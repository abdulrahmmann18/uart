==> flow/design.v <==
module UART_RX #(parameter DATA_LENGTH = 8)
(
	input  wire 				  clk,
	input  wire 				  rst,
	input  wire 				  PAR_TYP,
	input  wire 				  PAR_EN,
	input  wire 		  		  RX_IN,
	input  wire [5:0] 			  Prescale,
	output wire [DATA_LENGTH-1:0] P_DATA,
	output wire 	  			  Data_valid,
	output wire		  			  Parity_Error,
	output wire 	  			  Stop_Error
);
	wire data_samp_en_top, sampled_bit_top, cnt_enable_top, deser_en_top,
		 par_chk_en_top, strt_chk_en_top, strt_glitch_top, stp_chk_en_top, last_edge_flag_top,
		 sample_done_top;
	wire [3:0] bit_cnt_top;
	wire [5:0] edge_cnt_top;
	data_sampling data_samp (
		.clk(clk), .rst(rst), .RX_IN(RX_IN),
		.data_samp_en(data_samp_en_top), .prescale(Prescale), 
		.edge_cnt(edge_cnt_top), .sampled_bit(sampled_bit_top), .sample_done(sample_done_top)
	);
	edge_bit_counter cnt (
		.clk(clk), .rst(rst),.cnt_enable(cnt_enable_top), .prescale(Prescale),
		.edge_cnt(edge_cnt_top), .bit_cnt(bit_cnt_top), .last_edge_flag(last_edge_flag_top)
	);
	parity_check par (
		.clk(clk), .rst(rst), .PAR_TYP(PAR_TYP),
		.sampled_bit(sampled_bit_top), .par_chk_en(par_chk_en_top),
		.P_DATA(P_DATA), .par_error(Parity_Error)
	);
	strt_check strt (
		.clk(clk), .rst(rst), .sampled_bit(sampled_bit_top),
		.strt_chk_en(strt_chk_en_top), .strt_glitch(strt_glitch_top)
	);
	stop_check stp (
		.clk(clk), .rst(rst), .sampled_bit(sampled_bit_top),
		.stp_chk_en(stp_chk_en_top), .stp_error(Stop_Error)
	);
	deserializer desr (
		.clk(clk), .rst(rst), .sampled_bit(sampled_bit_top),
		.deser_en(deser_en_top), .P_DATA(P_DATA)
	);
	UART_RX_FSM fsm (
		.clk(clk), .rst(rst), .PAR_EN(PAR_EN), .RX_IN(RX_IN),
		.edge_cnt(edge_cnt_top), .bit_cnt(bit_cnt_top), .par_error(Parity_Error), .strt_glitch(strt_glitch_top), 
		.stp_error(Stop_Error), .last_edge_flag(last_edge_flag_top), .data_samp_en(data_samp_en_top), .cnt_enable(cnt_enable_top),
		.deser_en(deser_en_top), .sample_done(sample_done_top), .data_valid(Data_valid),
		.par_chk_en(par_chk_en_top), .strt_chk_en(strt_chk_en_top), .stp_chk_en(stp_chk_en_top)
	);
endmodule
module UART_RX_FSM
(
	input wire 		 clk,
	input wire 		 rst,
	input wire 		 PAR_EN,
	input wire 		 RX_IN,
	input wire [5:0] edge_cnt,
	input wire [3:0] bit_cnt,
	input wire 		 par_error,
	input wire 		 strt_glitch,
	input wire 		 stp_error,
	input wire		 last_edge_flag,
	input wire		 sample_done,
	output reg 		 data_samp_en,
	output reg 		 cnt_enable,
	output reg 		 deser_en,
	output reg 		 data_valid,
	output reg 		 par_chk_en,
	output reg 		 strt_chk_en,
	output reg 		 stp_chk_en
);
	localparam IDLE        = 3'b000,
			   START 	   = 3'b001,
			   DESERIALIZE = 3'b010,
			   PARITY 	   = 3'b011,
			   STOP 	   = 3'b100;
	reg [2:0] CS, NS;
	always @(posedge clk or negedge rst) begin
		if (~rst)
			CS <= IDLE;	
		else 
			CS <= NS;
	end
	always @(*) begin
		NS = IDLE;
		case (CS)	
			IDLE :
			begin
				if (RX_IN)
					NS = IDLE;
				else
					NS = START;
			end
			START :
			begin
				if (last_edge_flag) begin
					if (strt_glitch) 
						NS = IDLE;		
					else 
						NS = DESERIALIZE;
				end 
				else begin
					NS = START;
				end
			end
			DESERIALIZE :
			begin
				if (bit_cnt==4'd9) begin
					if (PAR_EN)
						NS = PARITY;
					else
						NS = STOP;	
				end
				else
					NS = DESERIALIZE;
			end
			PARITY :
			begin
				if (last_edge_flag) begin
					if (par_error) 
						NS = IDLE;		
					else 
						NS = STOP;
				end 
				else begin
					NS = PARITY;
				end
			end
			STOP :
			begin
				if (last_edge_flag) begin
					if (stp_error) begin
						NS = IDLE;
					end
					else if (~RX_IN) begin
						NS = START;
					end
					else begin
						NS = IDLE;
					end
				end
				else begin
					NS = STOP;
				end
			end
			default :
			begin
				NS = IDLE;
			end
		endcase
	end
	always @(*) begin
		data_samp_en = 1'b0;
		cnt_enable   = 1'b0;
		deser_en     = 1'b0;
		data_valid   = 1'b0;
		par_chk_en   = 1'b0;
		strt_chk_en  = 1'b0;
		stp_chk_en   = 1'b0;
		case (CS)
			IDLE :
			begin
				if (~RX_IN) begin
					data_samp_en = 1'b1;
					cnt_enable   = 1'b1;
				end
				else begin
					data_samp_en = 1'b0;
					cnt_enable   = 1'b0;
				end
			end
			START :
			begin
				data_samp_en = 1'b1;
				cnt_enable   = 1'b1;
				if (last_edge_flag) begin
					if (strt_glitch) begin
						data_samp_en = 1'b0;
						cnt_enable   = 1'b0;
					end
					else begin
						data_samp_en = 1'b1;
						cnt_enable   = 1'b1;
					end
				end
				else if (sample_done) begin
					strt_chk_en = 1'b1;
				end
			end
			DESERIALIZE :
			begin
				data_samp_en = 1'b1;
				cnt_enable   = 1'b1;
				if (sample_done) begin
					deser_en = 1'b1;
				end
			end
			PARITY :
			begin
				data_samp_en = 1'b1;
				cnt_enable   = 1'b1;
				if (last_edge_flag) begin
					if (par_error) begin
						data_samp_en = 1'b0;
						cnt_enable   = 1'b0;
					end
					else begin
						data_samp_en = 1'b1;
						cnt_enable   = 1'b1;
					end
				end
				else if (sample_done) begin
					par_chk_en = 1'b1;
				end
			end
			STOP :
			begin
				data_samp_en = 1'b1;
				cnt_enable   = 1'b1;
				if (last_edge_flag) begin
					if (stp_error) begin
						data_samp_en = 1'b0;
						cnt_enable   = 1'b0;
						data_valid   = 1'b0;
					end
					else if (~RX_IN) begin
						data_samp_en = 1'b1;
						cnt_enable   = 1'b0;
						data_valid   = 1'b1;
					end
					else begin
						data_samp_en = 1'b0;
						cnt_enable   = 1'b0;
						data_valid   = 1'b1;
					end
				end
				else if (sample_done) begin
					stp_chk_en = 1'b1;
				end
			end
			default :
			begin
				data_samp_en = 1'b0;
				cnt_enable   = 1'b0;
				deser_en     = 1'b0;
				data_valid   = 1'b0;
				par_chk_en   = 1'b0;
				strt_chk_en  = 1'b0;
				stp_chk_en   = 1'b0;
			end
		endcase
	end
endmodule
module data_sampling
(
	input wire 		 clk,
	input wire 		 rst,
	input wire 		 RX_IN,
	input wire 		 data_samp_en,
	input wire [5:0] prescale,
	input wire [5:0] edge_cnt,
	output reg 		 sampled_bit,
	output reg 		 sample_done
);
	reg [2:0] sampling_value;
	always @(posedge clk or negedge rst) begin
		if (~rst) begin
			sampling_value <= 3'b0;
		end
		else if (data_samp_en) begin
			case (prescale)
				6'd4 : 
				begin
					if (edge_cnt==6'd2) begin
						sampling_value <= RX_IN;
					end
				end
				6'd8 :
				begin
					if ((edge_cnt==6'd3) || (edge_cnt==6'd4) || (edge_cnt==6'd5)) begin
						sampling_value <= {sampling_value[1:0], RX_IN}; 
					end
				end
				6'd16 :
				begin
					if ((edge_cnt==6'd7) || (edge_cnt==6'd8) || (edge_cnt==6'd9)) begin
						sampling_value <= {sampling_value[1:0], RX_IN}; 
					end
				end
				6'd32 :
				begin
					if ((edge_cnt==6'd15) || (edge_cnt==6'd16) || (edge_cnt==6'd17)) begin
						sampling_value <= {sampling_value[1:0], RX_IN}; 
					end
				end
			endcase
		end
	end
	wire majority_bit;
	assign majority_bit = (sampling_value[0] & sampling_value[1]) | (sampling_value[0] & sampling_value[2]) | (sampling_value[1] & sampling_value[2]);
	always @(posedge clk or negedge rst) begin
		if (~rst) begin
			sampled_bit <= 1'b0;
			sample_done <= 1'b0;
		end
		else if (data_samp_en) begin
			case (prescale)
				6'd4 : 
				begin
					if (edge_cnt==6'd3) begin
						sampled_bit <= majority_bit;
						sample_done <= 1'b1; 
					end
					else
						sample_done <= 1'b0;
				end
				6'd8 :
				begin
					if (edge_cnt==6'd6) begin
						sampled_bit <= majority_bit;
						sample_done <= 1'b1; 
					end
					else
						sample_done <= 1'b0;
				end
				6'd16 :
				begin
					if (edge_cnt==6'd10) begin
						sampled_bit <= majority_bit;
						sample_done <= 1'b1; 
					end
					else
						sample_done <= 1'b0;
				end
				6'd32 :
				begin
					if (edge_cnt==6'd18) begin
						sampled_bit <= majority_bit; 
						sample_done <= 1'b1;
					end
					else
						sample_done <= 1'b0;
				end
			endcase
		end
	end
endmodule
module deserializer
(
	input wire 		 clk,
	input wire 		 rst,
	input wire 		 sampled_bit,
	input wire 		 deser_en,
	output reg [7:0] P_DATA
);
	always @(posedge clk or negedge rst) begin
		if (~rst) begin
			P_DATA <= 8'b0;
		end
		else if (deser_en) begin
			P_DATA <= {sampled_bit, P_DATA[7:1]};
		end
	end
endmodule
module edge_bit_counter
(
	input wire 		 clk,
	input wire 		 rst,
	input wire		 cnt_enable,
	input wire [5:0] prescale,
	output reg [5:0] edge_cnt,
	output reg [3:0] bit_cnt,
	output reg		 last_edge_flag
);
	always @(posedge clk or negedge rst) begin
		if (~rst) begin
			edge_cnt 	   <= 6'b0;
			bit_cnt  	   <= 4'b0;
			last_edge_flag <= 1'b0;
		end
		else if (cnt_enable) begin
			case (prescale)
				6'd4 : 
				begin
					if (edge_cnt==6'd3) begin
						last_edge_flag <= 1'b1;
						edge_cnt 	   <= edge_cnt+1;
					end
					else if (edge_cnt==6'd4) begin
						edge_cnt 	   <= 6'd1;
						last_edge_flag <= 1'b0;
						bit_cnt  	   <= bit_cnt+1;
					end
					else begin
						edge_cnt <= edge_cnt+1;
						last_edge_flag <= 1'b0;
					end
				end
				6'd8 :
				begin
					if (edge_cnt==6'd7) begin
						last_edge_flag <= 1'b1;
						edge_cnt 	   <= edge_cnt+1;
					end
					else if (edge_cnt==6'd8) begin
						edge_cnt 	   <= 6'd1;
						last_edge_flag <= 1'b0;
						bit_cnt  	   <= bit_cnt+1;
					end
					else begin
						edge_cnt <= edge_cnt+1;
						last_edge_flag <= 1'b0;
					end
				end
				6'd16 :
				begin
					if (edge_cnt==6'd15) begin
						last_edge_flag <= 1'b1;
						edge_cnt 	   <= edge_cnt+1;
					end
					else if (edge_cnt==6'd16) begin
						edge_cnt 	   <= 6'd1;
						last_edge_flag <= 1'b0;
						bit_cnt  	   <= bit_cnt+1;
					end
					else begin
						edge_cnt <= edge_cnt+1;
						last_edge_flag <= 1'b0;
					end
				end
				6'd32 :
				begin
					if (edge_cnt==6'd31) begin
						last_edge_flag <= 1'b1;
						edge_cnt 	   <= edge_cnt+1;
					end
					else if (edge_cnt==6'd32) begin
						edge_cnt 	   <= 6'd1;
						last_edge_flag <= 1'b0;
						bit_cnt  	   <= bit_cnt+1;
					end
					else begin
						edge_cnt <= edge_cnt+1;
						last_edge_flag <= 1'b0;
					end
				end
			endcase
		end
		else begin
			bit_cnt  	   <= 4'b0;
			last_edge_flag <= 1'b0;
			edge_cnt       <= 6'd1;
		end
	end
endmodule
module parity_check
(
	input wire 		 clk,
	input wire 		 rst,
	input wire 		 PAR_TYP,
	input wire 		 sampled_bit,
	input wire 		 par_chk_en,
	input wire [7:0] P_DATA,
	output reg       par_error
);
	wire data_parity;
	assign data_parity = (~PAR_TYP) ? (^P_DATA) : (~^P_DATA);
	reg par_error_comb;
	always @(*) begin
		par_error_comb = 1'b0;
		if (par_chk_en) begin
			if (sampled_bit==data_parity) begin
				par_error_comb = 1'b0;
			end
			else begin
				par_error_comb = 1'b1;
			end
		end
		else begin
			par_error_comb = 1'b0;
		end
	end
	always @(posedge clk or negedge rst) begin
		if (~rst) begin
			par_error <= 1'b0;
		end
		else begin
			par_error <= par_error_comb;
		end
	end
endmodule
module stop_check
(
	input wire 		 clk,
	input wire 		 rst,
	input wire 		 sampled_bit,
	input wire 		 stp_chk_en,
	output reg       stp_error
);
	reg stp_error_comb;
	always @(*) begin
		stp_error_comb = 1'b0;
		if (stp_chk_en) begin
			if (sampled_bit==1'b1) begin
				stp_error_comb = 1'b0;
			end
			else begin
				stp_error_comb = 1'b1;
			end
		end
		else begin
			stp_error_comb = 1'b0;
		end
	end
	always @(posedge clk or negedge rst) begin
		if (~rst) begin
			stp_error <= 1'b0;
		end
		else begin
			stp_error <= stp_error_comb;
		end
	end
endmodule
module strt_check
(
	input wire 		 clk,
	input wire 		 rst,
	input wire 		 sampled_bit,
	input wire 		 strt_chk_en,
	output reg       strt_glitch
);
	reg strt_glitch_comb;
	always @(*) begin
		strt_glitch_comb = 1'b0;
		if (strt_chk_en) begin
			if (sampled_bit==1'b0) begin
				strt_glitch_comb = 1'b0;
			end
			else begin
				strt_glitch_comb = 1'b1;
			end
		end
		else begin
			strt_glitch_comb = 1'b0;
		end
	end
	always @(posedge clk or negedge rst) begin
		if (~rst) begin
			strt_glitch <= 1'b0;
		end
		else begin
			strt_glitch <= strt_glitch_comb;
		end
	end
endmodule
# == Step by step through the tools: UART_RX ==
# What the tools print for UART_RX, step after step.
# Lines are those of the file above, counted from 1.
# Library cell names are shortened.
# Not given: --
# inputs
design,UART_RX
clk_port,clk
library,sky130hd
pvt_corner,tt_025C_1v80

# == Word level ==
# Yosys after proc, flatten, opt, wreduce and memory -nomap, before mapping. Memory bits, and registers merged into a memory's read port (data or address), are not among the register bits. Print and check cells are not counted.
# bits
regBits,30
inputBits,11
output_inout_bits,11
elab_cells,150
# classes
n_addsub,2
n_eq,42
muxes,76
n_logic,5
reduce_logical,14
# ops
operator,count
6-bit 2-to-1 mux,9
1-bit 2-to-1 mux,38
4-bit 2-to-1 mux,9
6-bit by 3-bit == test with 1-bit output (second input constant),5
6-bit by 4-bit == test with 1-bit output (second input constant),5
6-bit by 5-bit == test with 1-bit output (second input constant),5
3-bit 2-to-1 mux,10
3-bit != test (second input constant),8
6-bit parallel mux with 4-bit select,1
4-bit parallel mux with 4-bit select,1
3-bit parallel mux with 5-bit select,1
2-bit != test (second input constant),7
6-bit by 2-bit == test with 1-bit output (second input constant),2
6-bit == test (second input constant),2
6-bit AND reduction,2
3-bit parallel mux with 4-bit select,1
1-bit parallel mux with 4-bit select,3
1-bit parallel mux with 5-bit select,2
9-bit AND reduction,1
8-bit XNOR reduction,1
8-bit parity,1
1-bit logical OR,6
3-bit by 2-bit == test with 1-bit output (second input constant),2
6-bit by 1-bit adder with 6-bit output (second input constant),1
5-bit != test (second input constant),1
4-bit by 1-bit adder with 4-bit output (second input constant),1
4-bit == test (second input constant),1
4-bit nonzero test,1
# Other operator kinds: 9; their cells: 12.

# == Depth ==
# Depth = most cells in a row (Yosys ltp): at word level without a register or memory, in the mapped netlist without a sequential cell, where the memories' decode and read muxes count.
# depth
word_depth,5
abc_area,0
depth_mapped,8
mapped_depth_nobuf,8

# == Synthesis result ==
# Source: synth_stat.txt of the flow (Yosys; design flattened, memories mapped). It holds for the ABC_AREA given above (unset counts as 0); a run with the other value may have another netlist.
# Totals and module areas in this step are rounded.
# mapped
mapped_cells,207
yosys_area_um2,2100
sequential_area_um2,800
ff_cells,32
n_buf,5
# by_type
cell_type,count,area_total_um2
dfrtp_1,31,775.744
xnor2_1,12,105.101
mux2_2,9,101.347
ha_1,6,75.072
nand2_1,16,60.058
nand3_1,11,55.053
nor2_1,14,52.55
o21ai_0,9,45.043
a31oi_1,5,31.28
inv_1,8,30.029
mux2i_1,3,30.029
a2111oi_4,1,27.526
o41ai_4,1,27.526
dfstp_2,1,26.275
xor2_1,3,26.275
a21oi_1,5,25.024
nor2b_1,4,25.024
or3_1,4,25.024
# Not listed: further types 44, cells in them 64.
# The figures by module come from a second, unflattened synthesis with its own total; it is not the netlist above.
# unflattened
cells_unflattened,239
area_unflattened_um2,2200
# Rows give one instance, submodules left out.
# modules
module,n_inst,n_cells,mod_area_um2,mod_seq_area_um2
edge_bit_counter,1,113,930,280
data_sampling,1,56,460,130
UART_RX_FSM,1,39,330,130
deserializer,1,17,330,200
parity_check,1,10,120,25
stop_check,1,2,39,25
strt_check,1,2,31,25
UART_RX,1,0,0.0,0.0

# == Worst setup path after synthesis ==
# Path of least setup slack by OpenSTA after synthesis, without wires, with an ideal clock, recovery checks aside; 20% of the period is set as input and as output delay. Where synthesis merged equal registers, the netlist keeps one of their names.
# synth_timing
kind,input -> register
startpoint,in Prescale[1]
endpoint,reg data_samp.sampled_bit
clock_period_ps,2390
input_delay_ps,478
setup_time_ps,128
launch_ps,478
arrival_time_ps,2198
t_required_ps,2262
setup_slack_ps,64
delay_ps,1848
stages,6
path_buffers,1
synth_period_reached_ps,2326
# "delay_ps" = arrival - input delay + setup time.
# "stages": output pins that drive a net of the path, with the launching flip-flop's if there is one; two outputs of one cell count as two.
# "synth_period_reached_ps" is the clock period less the worst setup slack; recovery checks do not enter. This is arithmetic on one report: input and output delays are still those of the set period (20% each).
# Between the ends stands the longest chain of elaborated cells between them, by number of cells; it is not shown to be the way that was timed. Of several equally long chains one is given.
# A line is the first line of the expression or statement that the cell stems from. Yosys adds cells for indexed reads and writes and turns some case tables into memories.
# At most two assigning lines are given for a register; there are more.
# synth_via
cell_sequence,or2_1 -> clkbuf_1 -> o41ai_4 -> o21ai_4 -> a2111oi_4 -> mux2_1
elab_chain_len,3
cone_cells,11
cone_classes,eq/ne: 8; mux: 1; reduce/logical: 2
# synth_lines
element,line,rtl
start: declaration,8,"input wire [5:0] Prescale,"
6-bit by 3-bit == test with 1-bit output,309,case (prescale)
2-bit by 1-bit != test with 1-bit output,--,
6-bit AND reduction,--,
end: assignment,313,sampled_bit <= majority_bit;
end: assignment,322,sampled_bit <= majority_bit;
end: declaration,264,"output reg sampled_bit,"

Ticket comment

UART_RX on sky130hd: 2 stored runs with different settings, listed in no order. Input and output delays are each 20% of the period that was set; the output load is 0.01 pF.

Run A, flow files:
==> flow/run.sh <==
#!/bin/bash
# the make line also repeats the synthesis and layout settings of config.mk as NAME=value (left out here)
make -C /OpenROAD-flow-scripts/flow DESIGN_CONFIG=/design/flow/config.mk WORK_HOME=/design/flow/orfs CLKGATE_MAP_FILE= finish
==> flow/config.mk <==
export PLATFORM = sky130hd
export DESIGN_NAME = UART_RX
export DESIGN_NICKNAME = UART_RX
export VERILOG_FILES = /design/flow/design.v
export SDC_FILE = /design/flow/constraint.sdc
export NUM_CORES = 4
export LEC_CHECK = 0
export ABC_AREA = 0
export CAP_MARGIN = 20
export CELL_PAD_IN_SITES_DETAIL_PLACEMENT = 1
export CORE_MARGIN = 4
export CORE_UTILIZATION = 63
export GPL_ROUTABILITY_DRIVEN = 1
export MAX_ROUTING_LAYER = met5
export MIN_ROUTING_LAYER = met1
export PLACE_DENSITY = 0.54
export SLEW_MARGIN = 20
==> flow/constraint.sdc <==
create_clock -name core_clock -period 1.41 [get_ports {clk}]
set_input_delay 0.2820 -clock core_clock [delete_from_list [all_inputs] [get_ports {clk}]]
set_output_delay 0.2820 -clock core_clock [all_outputs]
set_load 0.01 [all_outputs]

Run A: no results, placement failed with DPL-0033

Run B, flow files:
==> flow/run.sh <==
#!/bin/bash
# the make line also repeats the synthesis and layout settings of config.mk as NAME=value (left out here)
make -C /OpenROAD-flow-scripts/flow DESIGN_CONFIG=/design/flow/config.mk WORK_HOME=/design/flow/orfs CLKGATE_MAP_FILE= finish
==> flow/config.mk <==
export PLATFORM = sky130hd
export DESIGN_NAME = UART_RX
export DESIGN_NICKNAME = UART_RX
export VERILOG_FILES = /design/flow/design.v
export SDC_FILE = /design/flow/constraint.sdc
export NUM_CORES = 4
export LEC_CHECK = 0
export ABC_AREA = 0
export CAP_MARGIN = 20
export CELL_PAD_IN_SITES_DETAIL_PLACEMENT = 1
export CORE_MARGIN = 2
export CORE_UTILIZATION = 62
export CTS_CLUSTER_DIAMETER = 173
export GPL_ROUTABILITY_DRIVEN = 0
export MAX_ROUTING_LAYER = met4
export PLACE_DENSITY_LB_ADDON = 0.28
export SETUP_SLACK_MARGIN = 0.03
export SLEW_MARGIN = 20
==> flow/constraint.sdc <==
create_clock -name core_clock -period 3.67 [get_ports {clk}]
set_input_delay 0.7340 -clock core_clock [delete_from_list [all_inputs] [get_ports {clk}]]
set_output_delay 0.7340 -clock core_clock [all_outputs]
set_load 0.01 [all_outputs]

Run B: no results, clock tree synthesis failed with DPL-0033
